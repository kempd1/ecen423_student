==> flow/design.v <==
module tx(clk, din, send, odd, tx_out, busy);
	parameter CLK_FREQUECY = 100000000;
    parameter BAUD_RATE = 19200;
    parameter INCORRECT_PARITY = 0;    
    parameter INCORRECT_BIT_ORDER = 0;     
    parameter INCORRECT_BAUD_RATE_MULTIPLIER = 1;   
	input logic clk, send, odd;
	input logic [7:0] din;
	output logic  busy;
	output logic tx_out;
    function integer clogb2;
        input [31:0] value;
        begin
            value = value - 1;
            for (clogb2 = 0; value > 0; clogb2 = clogb2 + 1) begin
                value = value >> 1;
            end
        end
    endfunction
	localparam BIT_COUNTER_MAX_VAL = INCORRECT_BAUD_RATE_MULTIPLIER * CLK_FREQUECY / BAUD_RATE - 1;
	localparam BIT_COUNTER_BITS = clogb2(BIT_COUNTER_MAX_VAL);
	localparam IDLE = 3'b000;
    localparam LOAD = 3'b001;
    localparam COUNT = 3'b010;
    localparam SHIFT = 3'b011;
    localparam WAIT = 3'b100;
    reg [BIT_COUNTER_BITS-1:0] baud_counter = 0;
    reg [3:0] bit_counter = 0;
    reg [9:0] shift_register = 10'b111111111;
    reg [2:0] state = IDLE;
    reg [2:0] next_state;
    reg Load, ResetCounter, ResetTimer, EnableTimer, Shift, NextBit;
    wire LastCycle, LastBit;
    wire ParityBit;
    always@(posedge clk)
        if (ResetTimer == 1'b1)
            baud_counter <= 0;
        else if (EnableTimer == 1'b1)
            baud_counter <= baud_counter + 1;
    assign LastCycle = (baud_counter == BIT_COUNTER_MAX_VAL) ? 1'b1 : 1'b0;
	always@(posedge clk)
	   if (ResetCounter == 1'b1)
	       bit_counter <= 0;
	   else if (NextBit == 1'b1)
	       bit_counter <= bit_counter + 1;
	assign LastBit = (bit_counter == 10) ? 1'b1 : 1'b0;
    assign ParityBit = (^din)^(odd)^INCORRECT_PARITY;
	always@(posedge clk)
		if (Load == 1'b1)
		    if (INCORRECT_BIT_ORDER)  
    			shift_register <= {ParityBit,{din[0],din[1],din[2],din[3],din[4],din[5],din[6],din[7]},1'b0};
		    else  
    			shift_register <= {ParityBit,din,1'b0};
		else if (Shift == 1'b1)
			shift_register <= {1'b1,shift_register[9:1]};
    assign tx_out = shift_register[0];
	always @(posedge clk)
	begin
       state <= next_state;
	end
	always @(*)
	begin
		Load = 1'b0;
		busy = 1'b1;
	    ResetCounter = 1'b0;
	    ResetTimer = 1'b0;
        EnableTimer = 1'b0;
	    Shift = 1'b0;
	    NextBit = 1'b0;
		next_state = state;
		case(state)
			IDLE: begin
				busy = 1'b0;
				if (send == 1'b1) begin
					next_state = LOAD;
			        Load = 1'b1;
				end
			end
			LOAD: begin
			    ResetCounter = 1'b1;
			    ResetTimer = 1'b1;
			    next_state = COUNT;
		    end
            COUNT: begin
                EnableTimer = 1'b1;
				if (LastCycle == 1'b1) begin
					next_state = SHIFT;
				end
			end
			SHIFT: begin
			    Shift = 1'b1;
			    ResetTimer = 1'b1;
			    NextBit = 1'b1;
				if (LastBit == 1'b1)
					next_state = WAIT;
				else
				    next_state = COUNT;
			end
			WAIT:
				if (send == 1'b0)
					next_state = IDLE;
            default: begin
				next_state = IDLE;
			end
		endcase
	end
endmodule
======== Step by step through the tools: tx ========
Tool output for the design above, in the order of the flow.
Line numbers count from 1 in the design file above.
Cell names lack the library's common part.
Not given: -
inputs
  top ..................................... tx
  clock input ............................. clk
  standard-cell library ................... sky130hd
  library corner .......................... tt_025C_1v80

======== Elaborated design ========
Source: Yosys, flattened and elaborated, memories not mapped. Widths are those after wreduce. Registers that Yosys merges into a memory's read port (data or address) are not register bits. Print and check cells do not count. Equal cells are merged and count once.
storage and ports
  output and inout port bits .............. 2
  cells after elaboration ................. 38
  register bits ........................... 30
cells by class
  equality and inequality tests ........... 9
  reductions and logical operators ........ 5
  add/sub/neg operators ................... 2
  bitwise gates (word level) .............. 1
  multiplexer cells ....................... 16
operators with widths
  operator                                              count
  two-way mux 10 bit                                    2
  parallel mux 3 bit (select 5 bit)                     1
  adder 13 x 1 -> 13 bit (second input constant)        1
  equality test 13 bit (second input constant)          1
  two-way mux 3 bit                                     4
  two-way mux 1 bit                                     9
  XOR reduction 8 bit                                   1
  inequality test 2 bit (second input constant)         3
  equality test 3 x 2 -> 1 bit (second input constant)  2
  adder 4 x 1 -> 4 bit (second input constant)          1
  equality test 4 bit (second input constant)           1
  equality test 3 x 1 -> 1 bit (second input constant)  1
  equality test 3 bit (second input constant)           1
  zero test 3 bit                                       1
  AND reduction 3 bit                                   1
  nonzero test 2 bit                                    1
  OR reduction 2 bit                                    1
  bitwise XOR 1 bit                                     1

======== Depth ========
Depth = most cells in a row (Yosys ltp): at word level without a register or memory, in the mapped netlist without a sequential cell, where the memories' decode and read muxes count.
depth
  word-level depth ........................ 4
  ABC_AREA ................................ 1
  gate-level depth with buffers ........... 11
  gate-level depth less buffers ........... 11

======== Synthesis result ========
Yosys stat after the flow's synthesis: flattened, memories mapped to cells. It holds for the ABC_AREA given above (unset counts as 0); a run with the other value may have another netlist.
Totals and module areas in this step are rounded.
mapped netlist
  flip-flop cells ......................... 30
  synthesis area .......................... 1600 sq um
  mapped cells ............................ 201
  buffer cells ............................ 1
  area of sequential cells ................ 721 sq um
cells by type
  cell      count
  dfxtp_1   18
  edfxtp_1  12
  nand2_1   57
  inv_1     28
  nor2_1    16
  nand3_1   11
  a21oi_1   10
  nor2_8    2
  o21ai_0   8
  ha_1      3
  xnor2_1   3
  xor2_1    3
  nand2_4   2
  nor2_4    2
  nand3b_4  1
  nor3_1    4
  o21ai_1   4
  a22o_1    2
Not listed: further types 12, cells in them 15.

======== Worst setup path after synthesis ========
Path of least setup slack by OpenSTA after synthesis, without wires, with an ideal clock, recovery checks aside; 20% of the period is set as input and as output delay. Where synthesis merged equal registers, the netlist keeps one of their names.
timing path post-synthesis
  path type ............................... register to register
  start ................................... register state[1]
  end ..................................... register shift_register[1]
  path slack .............................. 224 ps
  library setup time ...................... 334 ps
  arrival time ............................ 1252 ps
  launch time at the first pin ............ 0 ps
  path delay .............................. 1586 ps
  period .................................. 1810 ps
  stages .................................. 6
  required time ........................... 1476 ps
  buffers on the path ..................... 0
  synthesis period reached ................ 1586 ps
"path delay" = arrival - input delay + setup time.
"stages": output pins that drive a net of the path, with the launching flip-flop's if there is one; two outputs of one cell count as two.
"synthesis period reached" = period - worst setup slack (recovery checks aside). The figure is calculated, with input and output delays left at 20% of the set period.
Between the ends stands the longest chain of elaborated cells between them, by number of cells; it is not shown to be the way that was timed. Of several equally long chains one is given.
A line is the first line of the expression or statement that the cell stems from. Yosys adds cells for indexed reads and writes and turns some case tables into memories.
At most two assigning lines are given for a register; there are more.
The path ends at the enable pin of a flip-flop; only ways to that pin are counted.
between the ends, post-synthesis
  cells stage by stage .................... edfxtp_1 > nor2_1 > nand2_1 > nor2_2 > inv_1 > nand2_1
  cells in the longest elaborated chain ... 3
  elaborated cells between the ends (all ways) .. 5
  classes of those cells .................. eq/ne (1); mux (2); reduce/logical (2)
RTL lines, path post-synthesis
  what                RTL line  text
  start, declared     30        reg [2:0] state = IDLE;
  start, assigned     59        state <= next_state;
  zero test 3 bit     71        case(state)
  two-way mux 1 bit   71
  nonzero test 2 bit  -
  end, assigned       53        shift_register <= {ParityBit,din,1'b0};
  end, assigned       55        shift_register <= {1'b1,shift_register[9:1]};
  end, declared       29        reg [9:0] shift_register = 10'b111111111;
Nets of the timed path that keep an RTL name, with a line that drives or declares them; the list need not be complete.
nets with RTL names, path post-synthesis
  net   RTL line
  busy  71

======== Worst path after layout ========
Path of least setup slack in the final report of job 1 (OpenROAD, finished layout, wires in). Where an end is a register, its clock arrival counts in the times.
The path's times are printed in steps of 10 ps; the period is the one set.
timing path post-layout
  path type ............................... register to output
  start ................................... register state[0]
  end ..................................... output port busy
  required time ........................... 1580 ps
  arrival time ............................ 1250 ps
  launch time at the first pin ............ 280 ps
  period .................................. 1980 ps
  path slack .............................. 340 ps
  buffers on the path ..................... 1
  stages .................................. 4
  external output delay ................... 400 ps
Between the ends stands the longest chain of elaborated cells between them, by number of cells; it is not shown to be the way that was timed. Of several equally long chains one is given.
between the ends, post-layout
  cells stage by stage .................... edfxtp_1 > nor2_2 > nand2_1 > dlygate4sd2_1
  cells in the longest elaborated chain ... 2
  elaborated cells between the ends (all ways) .. 2
  classes of those cells .................. mux (1); reduce/logical (1)
RTL lines, path post-layout
  what               RTL line  text
  start, declared    30        reg [2:0] state = IDLE;
  start, assigned    59        state <= next_state;
  zero test 3 bit    71        case(state)
  two-way mux 1 bit  71
  end, declared      9         output logic busy;

## Implementation results

Measured data: module tx, platform sky130hd, 2 stored runs of the flow under differing settings, order arbitrary. Input and output delays are each 20% of the period that was set; the output load is 0.01 pF.
"clock period reached" = clock period - worst setup slack. The figure is calculated, with input and output delays left at 20% of the set period.
By "critical path time" is meant the share of the clock period that the worst setup path is allowed (20% is reserved at inputs, 20% at outputs), minus its slack. Clock arrival times at its registers enter into it.
"total power after layout" rests on the timing tool's default activity at the inputs, not on a simulated workload.
"critical path time" is known to 10 ps.
Measured values are rounded.

---- job 1 ----
settings
  period_ns = 1.98
  CORE_UTILIZATION = 50
  SETUP_SLACK_MARGIN = 0.19
  PLACE_DENSITY_LB_ADDON = 0.26
  CORE_ASPECT_RATIO = 1.76
  CELL_PAD_IN_SITES_DETAIL_PLACEMENT = 0
  ABC_AREA = 1
  CTS_CLUSTER_SIZE = 54
  SLEW_MARGIN = 35
  CAP_MARGIN = 20
  CORE_MARGIN = 2
results
  utilization ............................. 60.9 %
  standard-cell area after routing ........ 1890 sq um
  synthesized cell area ................... 1600 sq um
  setup TNS ............................... 0 ps
  total power after layout ................ 0.00216 W
  clock period reached .................... 1643 ps
  smallest setup slack .................... 337 ps
  worst hold slack in the final report .... 464 ps
  critical path time ...................... 1250 ps
  worst path kind ......................... register to output
  area of the die ......................... 3680 sq um

---- job 2 ----
settings
  period_ns = 3.13
  CAP_MARGIN = 20
  CORE_MARGIN = 2
  CORE_UTILIZATION = 40
  SLEW_MARGIN = 20
results
  area of the die ......................... 4170 sq um
  worst hold slack in the final report .... 462 ps
  smallest setup slack .................... 878 ps
  critical path time ...................... 1630 ps
  worst path kind ......................... register to output
  clock period reached .................... 2252 ps
  utilization ............................. 48.9 %
  setup TNS ............................... 0 ps
  total power after layout ................ 0.00161 W
  synthesized cell area ................... 1470 sq um
  standard-cell area after routing ........ 1760 sq um
