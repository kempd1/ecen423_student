==> flow/design.v <==
module vga_timing (clk, rst, HS, VS, pixel_x, pixel_y, last_column, last_row, blank);
    input logic clk;
    input logic rst;
    output logic HS;
    output logic VS;
    output logic [9:0] pixel_x;
    output logic [9:0] pixel_y;
    output logic last_column;
    output logic last_row;
    output logic blank;
    localparam X_MAX = 799;
    localparam Y_MAX = 520;
    localparam LAST_COLUMN_NUM = 639;
    localparam LAST_ROW_NUM = 479;
    localparam HS_LOW_COL_MIN = 656;
    localparam HS_LOW_COL_MAX = 751;
    localparam VS_LOW_COL_MIN = 490;
    localparam VS_LOW_COL_MAX = 491;
    localparam BLANK_FIRST_COL = 640;
    localparam BLANK_FIRST_ROW = 480;
    logic [9:0] x_reg, x_next, y_reg, y_next;
    logic pixel_en = 0;
    always_ff@(posedge clk)
        if (rst) begin
            pixel_en <= 0;
            x_reg <= 0;
            y_reg <= 0;
        end
        else begin
            pixel_en <= ~pixel_en;
            if (pixel_en) begin
                x_reg <= x_next;
                y_reg <= y_next;                
            end
        end
    assign x_next = (x_reg == 799) ? 0 : x_reg + 1;
    assign y_next = (x_reg == 799 && y_reg == 520) ? 0 :
                    (x_reg == 799) ? y_reg + 1 :
                    y_reg;
    assign pixel_x = x_reg;
    assign pixel_y = y_reg;
    assign last_column = (x_reg == 639);
    assign HS = ~(x_reg > 655 && x_reg < 752 );
    assign VS = ~(y_reg > 489 && y_reg < 492 );
    assign last_row = (y_reg == 479);
    assign blank = ~(x_reg < 640 && y_reg < 480 );
endmodule
Reports on vga_timing

What the tools print for vga_timing, step after step.
Line numbers count from 1 in the design file above.
Operators: Yosys type, input widths -> output width; for muxes data width and select width s.
Cell names lack the library's common part.
Not given: --

Top: vga_timing
Clock input: clk
Standard-cell library: sky130hd
Timing corner: tt_025C_1v80

After elaboration

Yosys after proc, flatten, opt, wreduce and memory -nomap, before mapping. Memory bits, and registers merged into a memory's read port (data or address), are not among the register bits. Print and check cells are not counted. Equal cells are merged and count once.

Add/sub/neg operators: 2
Order comparisons: 6
Equal/unequal tests: 4
Mux-type cells: 3
Bitwise operators: 4
Reductions and logical operators: 6

Operators with widths:

| kind                  | number |
| $eq 10x10->1 const B  | 3 |
| $mux 10               | 3 |
| $add 10x1->10 const B | 2 |
| $lt 10x10->1 const B  | 2 |
| $lt 10x9->1 const B   | 2 |
| $gt 10x10->1 const B  | 1 |
| $gt 10x9->1 const B   | 1 |
| $eq 10x9->1 const B   | 1 |
| $logic_and 1x1->1     | 4 |
| $not 1->1             | 4 |
| $reduce_and 2->1      | 1 |
| $reduce_bool 2->1     | 1 |

Register bits after elaboration: 21
Input port bits: 2
Output and inout port bits: 25

Depth

Yosys ltp: most cells in a row. Word level: on the elaborated netlist, between registers, memories and ports. Mapped: between sequential cells and ports; inverters and the memories' decode and read muxes count.

Depth after elaboration: 4
ABC_AREA: 0
Gate-level depth with buffers: 5

After synthesis

The flow's flattened synthesis, as Yosys stat reports it; memories are mapped. The netlist is that of the ABC_AREA named above (0 if unset); the other value can give another one.
The area totals of this step are shown rounded.

Cell types:

| cell     | number |
| dfxtp_1  | 21 |
| ha_1     | 5 |
| xnor2_1  | 7 |
| nor2_1   | 14 |
| nand3_1  | 10 |
| nor4_1   | 7 |
| xor2_1   | 5 |
| nor3_1   | 6 |
| a21oi_1  | 5 |
| nand2_1  | 6 |
| or4b_2   | 2 |
| nand2b_1 | 3 |
| nand4_1  | 3 |
| and4_1   | 2 |
| inv_1    | 4 |
| nand3b_1 | 2 |
| nand4b_2 | 1 |
| o211ai_1 | 2 |

Other cell types: 23; their cells: 26.

Mapped cells: 131
Chip area (Yosys): 1160 µm²
Sequential part of the area: 420 µm²
Mapped flip-flops: 21
Buffers: 5

Path before layout

Path of least setup slack by OpenSTA after synthesis, without wires, with an ideal clock, recovery checks aside; 20% of the period is set as input and as output delay. Where synthesis merged equal registers, the netlist keeps one of their names.

Path kind: register -> register
Start: register x_reg[0]
End: register y_reg[9]
Period: 2400 ps
Setup time: 71 ps
Launch time at the first pin: 0 ps
Data arrival time: 1822 ps
Path slack: 507 ps
Delay of the path: 1893 ps
Stages: 6
Synthesis period reached: 1893 ps

"delay of the path" is the arrival time less input delay plus setup time.
"stages" counts driving pins, that of a launching flip-flop among them; a cell with two outputs on the path counts twice.
"synthesis period reached" is the clock period less the worst setup slack; recovery checks do not enter. This is arithmetic on one report: input and output delays are still those of the set period (20% each).
The rows between start and end are the longest chain of elaborated cells between them; the timing report does not say that the signal goes this way. Where chains are equally long, one stands for them.
Each line given opens the expression or statement behind the cell; cells for indexed reads and writes are added by Yosys, which also makes memories of some case tables.

Path through: dfxtp_1 -> ha_1 -> nand4_2 -> or3_4 -> or4b_1 -> a21oi_1
Length of the longest elaborated chain: 4
Elaborated cells between the ends (all ways): 6
Classes of those cells: eq/ne (1); mux (2); reduce/logical (3)

Ends and longest elaborated chain, post-synthesis:

| element           | RTL line | source |
| from (decl)       | 21       | `logic [9:0] x_reg, x_next, y_reg, y_next;` |
| from (assign)     | 26       | `x_reg <= 0;` |
| from (assign)     | 32       | `x_reg <= x_next;` |
| $eq 10x10->1      | 37       | `assign y_next = (x_reg == 799 && y_reg == 520) ? 0 :` |
| $logic_and 1x1->1 | 37       |  |
| $reduce_bool 2->1 | --       |  |
| $reduce_and 2->1  | --       |  |
| to (assign)       | 27       | `y_reg <= 0;` |
| to (assign)       | 33       | `y_reg <= y_next;` |
| to (decl)         | 21       |  |

Worst path after layout

From the final timing report of flow run 2: the path of least setup slack in the routed layout; clock arrival at registers is part of the times.
The path's times are printed in steps of 10 ps; the period is the one set.

Path kind: register -> output
Start: register x_reg[5]
End: output port HS
Period: 1540 ps
Launch time at the first pin: 310 ps
Data arrival time: 1490 ps
Path slack: -260 ps
Stages: 4

The rows between start and end are the longest chain of elaborated cells between them; the timing report does not say that the signal goes this way. Where chains are equally long, one stands for them.

Path through: dfxtp_4 -> and3_4 -> or4b_4 -> buf_6
Length of the longest elaborated chain: 3
Elaborated cells between the ends (all ways): 4
RTL lines with such cells: 1
Classes of those cells: compare (2); logic (1); reduce/logical (1)

Ends and longest elaborated chain, after layout:

| element           | RTL line | source |
| from (decl)       | 21       | `logic [9:0] x_reg, x_next, y_reg, y_next;` |
| from (assign)     | 26       | `x_reg <= 0;` |
| from (assign)     | 32       | `x_reg <= x_next;` |
| $gt 10x10->1      | 43       | `assign HS = ~(x_reg > 655 && x_reg < 752 );` |
| $logic_and 1x1->1 | 43       |  |
| $not 1->1         | 43       |  |
| to (decl)         | 4        | `output logic HS;` |

==> runs of vga_timing <==
Record of 2 stored runs of the RTL-to-layout flow on vga_timing, platform sky130hd. The runs are unordered. Constraints: input delay and output delay 20% of the set period each, output load 0.01 pF.
"clock period achieved": clock period set for the run, less the worst setup slack. It is reckoned from that one timing run; input and output delays stay at 20% of the period that was set.
"worst path time": the worst setup path's part of the clock period (all of it between registers, 20% less for each end at a port) less its slack. A launch clock that arrives late makes it longer, a capture clock that arrives late makes it shorter.
"total power after layout": no workload was simulated; the value follows from the tool's default switching activity.
"worst path time" is given in steps of 10 ps.
The results are shown rounded.
Among the settings, . means not set for that run.
Among the results, . means that no value is shown for the run.

| item                                         | flow run 1 | flow run 2         |
| period_ns                                    | 2.01       | 1.54               |
| CORE_UTILIZATION                             | 71         | 40                 |
| SETUP_SLACK_MARGIN                           | 0.57       | .                  |
| PLACE_DENSITY_LB_ADDON                       | 0.03       | .                  |
| CORE_ASPECT_RATIO                            | 1.3        | .                  |
| GPL_TIMING_DRIVEN                            | 0          | .                  |
| GPL_ROUTABILITY_DRIVEN                       | 1          | .                  |
| CTS_CLUSTER_DIAMETER                         | 196        | .                  |
| CAP_MARGIN                                   | 40         | 20                 |
| MIN_ROUTING_LAYER                            | met1       | .                  |
| CORE_MARGIN                                  | 2          | 2                  |
| SLEW_MARGIN                                  | 20         | 20                 |
| total power after layout (µW)                | .          | 918                |
| final utilization                            | .          | 0.803              |
| clock period achieved (ps)                   | .          | 1798               |
| worst path time (ps)                         | .          | 1490               |
| type of the worst setup path                 | .          | register -> output |
| smallest hold slack (ps)                     | .          | 497                |
| worst slack on setup checks (ps)             | .          | -258               |
| die size (µm²)                               | .          | 3340               |
| sum of negative setup slack (ps)             | .          | -2450              |
| standard-cell area of the final layout (µm²) | .          | 2210               |
| synthesis area (µm²)                         | .          | 1160               |

Flow run 1: not finished: placement ended with error FLW-0024
